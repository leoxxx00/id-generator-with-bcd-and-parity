==> flow/design.v <==
module X (digit,bcd, odd_parity,even_parity,clk,reset,enable); 
  input wire clk; 
  input wire reset; 
  input wire enable; 
  output [3:0] digit; 
  output [3:0] bcd; 
  output wire odd_parity; 
  output wire even_parity; 
  wire [3:0] generated_digit; 
  wire [3:0] encoded_bcd; 
  wire [3:0] generated_odd_parity; 
  wire [3:0] generated_even_parity; 
  BrunelIDNumberGenerator brunel_gen (
    .clk(clk), 
    .reset(reset), 
    .enable(enable), 
    .digit(generated_digit) 
  );
  BinaryToBCDEncoder bcd_encoder (
    .digit(generated_digit), 
    .bcd(encoded_bcd) 
  );
  ParityGenerator parity_gen (
    .bcd(encoded_bcd), 
    .odd_parity(generated_odd_parity), 
    .even_parity(generated_even_parity) 
  );
  assign digit = generated_digit; 
  assign bcd = encoded_bcd; 
  assign odd_parity = generated_odd_parity[0]; 
  assign even_parity = generated_even_parity[0]; 
endmodule 
module BrunelIDNumberGenerator (digit,clk,reset,enable); 
  input wire clk; 
  input wire reset; 
  input wire enable; 
  output reg [3:0] digit; 
  reg [2:0] counter; 
  reg [3:0] currentDigit; 
  reg [2:0] pulseInterval; 
always @(posedge clk or posedge reset) begin 
    if (reset) 
        counter = 0;  
    else if (enable) 
        counter = counter + 1;  
end 
always @(posedge clk) begin 
    if (reset) 
        pulseInterval = 0;  
    else if (enable) 
        pulseInterval = counter[2:0];  
end 
always @(posedge clk) begin 
    case (pulseInterval) 
        3'b010: currentDigit = 4'b0010; 
        3'b101: currentDigit = 4'b0100; 
        3'b110: currentDigit = 4'b0111; 
        default: currentDigit = 4'b0001; 
    endcase 
end 
always @(posedge clk) begin
    if (reset)
        digit <= 4'b0000;  
    else if (enable)
        digit <= currentDigit;  
end 
endmodule 
module BinaryToBCDEncoder(bcd,digit); 
  input wire [3:0] digit; 
  output reg [3:0] bcd; 
always @(*) begin 
  case (digit) 
    4'b0000: bcd = 4'b0000; 
    4'b0001: bcd = 4'b0001; 
    4'b0010: bcd = 4'b0010; 
    4'b0011: bcd = 4'b0011; 
    4'b0100: bcd = 4'b0100; 
    4'b0101: bcd = 4'b0101; 
    4'b0110: bcd = 4'b0110; 
    4'b0111: bcd = 4'b0111; 
    4'b1000: bcd = 4'b1000; 
    4'b1001: bcd = 4'b1001; 
    default: bcd = 4'b0000; 
  endcase 
end 
endmodule 
module ParityGenerator (odd_parity, even_parity,bcd); 
  output wire odd_parity; 
  output wire even_parity; 
  input wire [3:0] bcd; 
  assign even_parity = &bcd;  
  wire xor_result1 = bcd[0] ^ bcd[1] ^ bcd[2] ^ bcd[3];
  assign odd_parity = xor_result1 | ~even_parity; 
endmodule 
Tool chain data of X
Tool output for the design above, in the order of the flow.
Line numbers count from 1 in the design file above.
Operators: Yosys type, input widths -> output width; for muxes data width and select width s.
{"block": "inputs", "top_module": "X", "clock_port": "clk", "lib": "sky130hd", "corner": "tt_025C_1v80"}

Word level
Source: Yosys, flattened and elaborated, memories not mapped. Widths are those after wreduce. Print and check cells do not count. Equal cells are merged and count once.
Yosys's memory passes give these memory sizes; they may raise the number of words (mostly to a power of two), join words into wider ones and drop unused or constant bits.
{"block": "op_classes", "equal": 3, "n_addsub": 1, "n_logic": 5, "n_mux": 3, "reduce_and_logical": 1}
{"block": "op_table", "op": "$pmux 3 s3", "count": 1}
{"block": "op_table", "op": "$mux 4", "count": 2}
{"block": "op_table", "op": "$eq 3x3->1 const B", "count": 2}
{"block": "op_table", "op": "$reduce_and 4->1", "count": 1}
{"block": "op_table", "op": "$xor 1x1->1", "count": 3}
{"block": "op_table", "op": "$add 3x1->3 const B", "count": 1}
{"block": "op_table", "op": "$eq 3x2->1 const B", "count": 1}
{"block": "op_table", "op": "$or 1x1->1", "count": 1}
{"block": "op_table", "op": "$not 1->1", "count": 1}
{"block": "bits", "rom_bits": 64, "clocked_rd_ports_x_width": 4, "input_bits": 3, "register_bits": 14, "memories": 1, "out_inout_bits": 10}
{"block": "memory_table", "memory": "(no name shown)", "size": 16, "width": 4, "rd": 1, "wr": 0, "line_no": 72, "rtl": "case (digit)"}

Logic depth
Longest topological path by Yosys (ltp), each cell counted once; first at word level (registers and memories cut), then after technology mapping (sequential cells cut; the memories' decode and read muxes count).
{"block": "depth", "word_depth": 4, "ABC_AREA": 0, "mapped_depth": 3, "mapped_depth_nobuf": 3}

Synthesis result
The flow's flattened synthesis, as Yosys stat reports it; memories are mapped. The netlist is that of the ABC_AREA named above (0 if unset); the other value can give another one.
{"block": "types", "type": "sky130_fd_sc_hd__dfxtp_1", "count": 12}
{"block": "types", "type": "sky130_fd_sc_hd__dfrtp_1", "count": 3}
{"block": "types", "type": "sky130_fd_sc_hd__mux2i_1", "count": 7}
{"block": "types", "type": "sky130_fd_sc_hd__buf_4", "count": 4}
{"block": "types", "type": "sky130_fd_sc_hd__nor2_1", "count": 6}
{"block": "types", "type": "sky130_fd_sc_hd__mux2_4", "count": 1}
{"block": "types", "type": "sky130_fd_sc_hd__ha_1", "count": 1}
{"block": "types", "type": "sky130_fd_sc_hd__buf_6", "count": 1}
{"block": "types", "type": "sky130_fd_sc_hd__nor2b_2", "count": 1}
{"block": "types", "type": "sky130_fd_sc_hd__xnor2_1", "count": 1}
{"block": "types", "type": "sky130_fd_sc_hd__xor2_1", "count": 1}
{"block": "types", "type": "sky130_fd_sc_hd__conb_1", "count": 2}
{"block": "types", "type": "sky130_fd_sc_hd__o21a_1", "count": 1}
{"block": "types", "type": "sky130_fd_sc_hd__nor2b_1", "count": 1}
{"block": "types", "type": "sky130_fd_sc_hd__inv_1", "count": 1}
{"block": "types", "type": "sky130_fd_sc_hd__nand2_1", "count": 1}
{"block": "synth_totals", "yosys_area_um2": 531.8, "flip_flops": 15, "cells": 44}
The figures by module come from a second, unflattened synthesis with its own total; it is not the netlist above.
{"block": "hier_totals", "cells_unflattened": 47, "hier_area_um2": 516.7}
Rows give one instance, submodules left out.
{"block": "by_module", "module": "BrunelIDNumberGenerator", "mod_area_um2": 452.9, "instances": 1, "seq_area_um2": 255.2, "n_cells": 39}
{"block": "by_module", "module": "BinaryToBCDEncoder", "mod_area_um2": 36.3, "instances": 1, "seq_area_um2": 0.0, "n_cells": 5}
{"block": "by_module", "module": "ParityGenerator", "mod_area_um2": 27.5, "instances": 1, "seq_area_um2": 0.0, "n_cells": 3}
{"block": "by_module", "module": "X", "mod_area_um2": 0.0, "instances": 1, "seq_area_um2": 0.0, "n_cells": 0}

Timing after synthesis
Path of least setup slack by OpenSTA after synthesis, without wires, with an ideal clock, recovery checks aside; 20% of the period is set as input and as output delay. Where synthesis merged equal registers, the netlist keeps one of their names.
{"block": "synth_timing", "path_kind": "reg2reg", "from": "register brunel_gen.counter[0]", "to": "register brunel_gen.counter[1]", "slack_ns": 0.267, "path_buffers": 0, "t_arrival_ns": 0.908, "setup_time_ns": 0.125, "tclk_ns": 1.3, "delay_ns": 1.033, "path_stages": 3, "t_required_ns": 1.175, "synth_period_reached_ns": 1.033}
"delay_ns" is the arrival time less input delay plus setup time.
"path_stages": output pins that drive a net of the path, with the launching flip-flop's if there is one; two outputs of one cell count as two.
"synth_period_reached_ns" = period - worst setup slack (recovery checks aside). The figure is calculated, with input and output delays left at 20% of the set period.
The rows between start and end are the longest chain of elaborated cells between them; the timing report does not say that the signal goes this way. Where chains are equally long, one stands for them.
A line is the first line of the expression or statement that the cell stems from. Yosys adds cells for indexed reads and writes and turns some case tables into memories.
{"block": "synth_via", "cell_sequence": "sky130_fd_sc_hd__dfrtp_1 sky130_fd_sc_hd__ha_1 sky130_fd_sc_hd__mux2_4", "elab_chain_len": 1}
{"block": "synth_lines", "item": "from (decl)", "line_no": 38, "rtl": "reg [2:0] counter;"}
{"block": "synth_lines", "item": "from (assign)", "line_no": 43, "rtl": "counter = 0;"}
{"block": "synth_lines", "item": "from (assign)", "line_no": 45, "rtl": "counter = counter + 1;"}
{"block": "synth_lines", "item": "$add 3x1->3", "line_no": 45}
{"block": "synth_lines", "item": "to (assign)", "line_no": 43}
{"block": "synth_lines", "item": "to (assign)", "line_no": 45}
{"block": "synth_lines", "item": "to (decl)", "line_no": 38}

Worst path after layout
From the final timing report of run 1: the path of least setup slack in the routed layout; clock arrival at registers is part of the times.
{"block": "layout_timing", "path_kind": "reg2reg", "from": "register brunel_gen.counter[1]", "to": "register brunel_gen.counter[1]", "tclk_ns": 1.09, "t_arrival_ns": 1.25, "setup_time_ns": 0.10, "slack_ns": 0.01, "path_buffers": 0, "path_stages": 3, "t_required_ns": 1.26}
The rows between start and end are the longest chain of elaborated cells between them; the timing report does not say that the signal goes this way. Where chains are equally long, one stands for them.
{"block": "layout_via", "cell_sequence": "sky130_fd_sc_hd__dfrtp_1 sky130_fd_sc_hd__ha_1 sky130_fd_sc_hd__mux2_4", "elab_chain_len": 1}
{"block": "layout_lines", "item": "from (decl)", "line_no": 38, "rtl": "reg [2:0] counter;"}
{"block": "layout_lines", "item": "from (assign)", "line_no": 43, "rtl": "counter = 0;"}
{"block": "layout_lines", "item": "from (assign)", "line_no": 45, "rtl": "counter = counter + 1;"}
{"block": "layout_lines", "item": "$add 3x1->3", "line_no": 45}
{"block": "layout_lines", "item": "to (assign)", "line_no": 43}
{"block": "layout_lines", "item": "to (assign)", "line_no": 45}
{"block": "layout_lines", "item": "to (decl)", "line_no": 38}

# Flow runs of X

Flow measurements of X on sky130hd: 2 stored runs with different settings, listed in no order. Input and output delays are each 20% of the period that was set; the output load is 0.01 pF.
"period_reached_ns" = clock period - worst setup slack. The figure is calculated, with input and output delays left at 20% of the set period.
By "timing.worst_path_ns" is meant the share of the clock period that the worst setup path is allowed (20% is reserved at inputs, 20% at outputs), minus its slack. Clock arrival times at its registers enter into it.
By "totalPower_mw" is meant OpenSTA's value without simulated activity: inputs other than the clock are taken to toggle once in ten clock periods, and the tool carries that through the logic.

{"run": "run 1", "settings": { "period_ns": 1.09, "CORE_UTILIZATION": 53, "CAP_MARGIN": 20, "CORE_MARGIN": 2, "SLEW_MARGIN": 20 }, "results": { "yosys.chip_area_um2": 531.8, "final_die_area_um2": 1272.7, "final_stdcell_area_um2": 633.1, "finalUtil_frac": 0.676, "fin_ws_ns": 0.013, "total_negative_slack_ns": 0.000, "totalPower_mw": 1.377, "period_reached_ns": 1.077, "timing.worst_path_ns": 1.08, "worst_setup_path_type": "reg2reg" }}
{"run": "run 2", "settings": { "period_ns": 1.22, "CORE_UTILIZATION": 27, "SETUP_SLACK_MARGIN": -0.12, "PLACE_DENSITY": 0.71, "CORE_ASPECT_RATIO": 1.47, "CELL_PAD_IN_SITES_GLOBAL_PLACEMENT": 2, "GPL_ROUTABILITY_DRIVEN": 1, "CTS_CLUSTER_SIZE": 79, "CTS_CLUSTER_DIAMETER": 324, "SLEW_MARGIN": 0, "MAX_ROUTING_LAYER": "met4", "CAP_MARGIN": 20, "CORE_MARGIN": 2 }, "results": { "yosys.chip_area_um2": 531.8, "final_die_area_um2": 2347.2, "final_stdcell_area_um2": 641.9, "finalUtil_frac": 0.346, "fin_ws_ns": 0.091, "total_negative_slack_ns": 0.000, "totalPower_mw": 1.203, "period_reached_ns": 1.129, "timing.worst_path_ns": 0.88, "worst_setup_path_type": "reg2out" }}
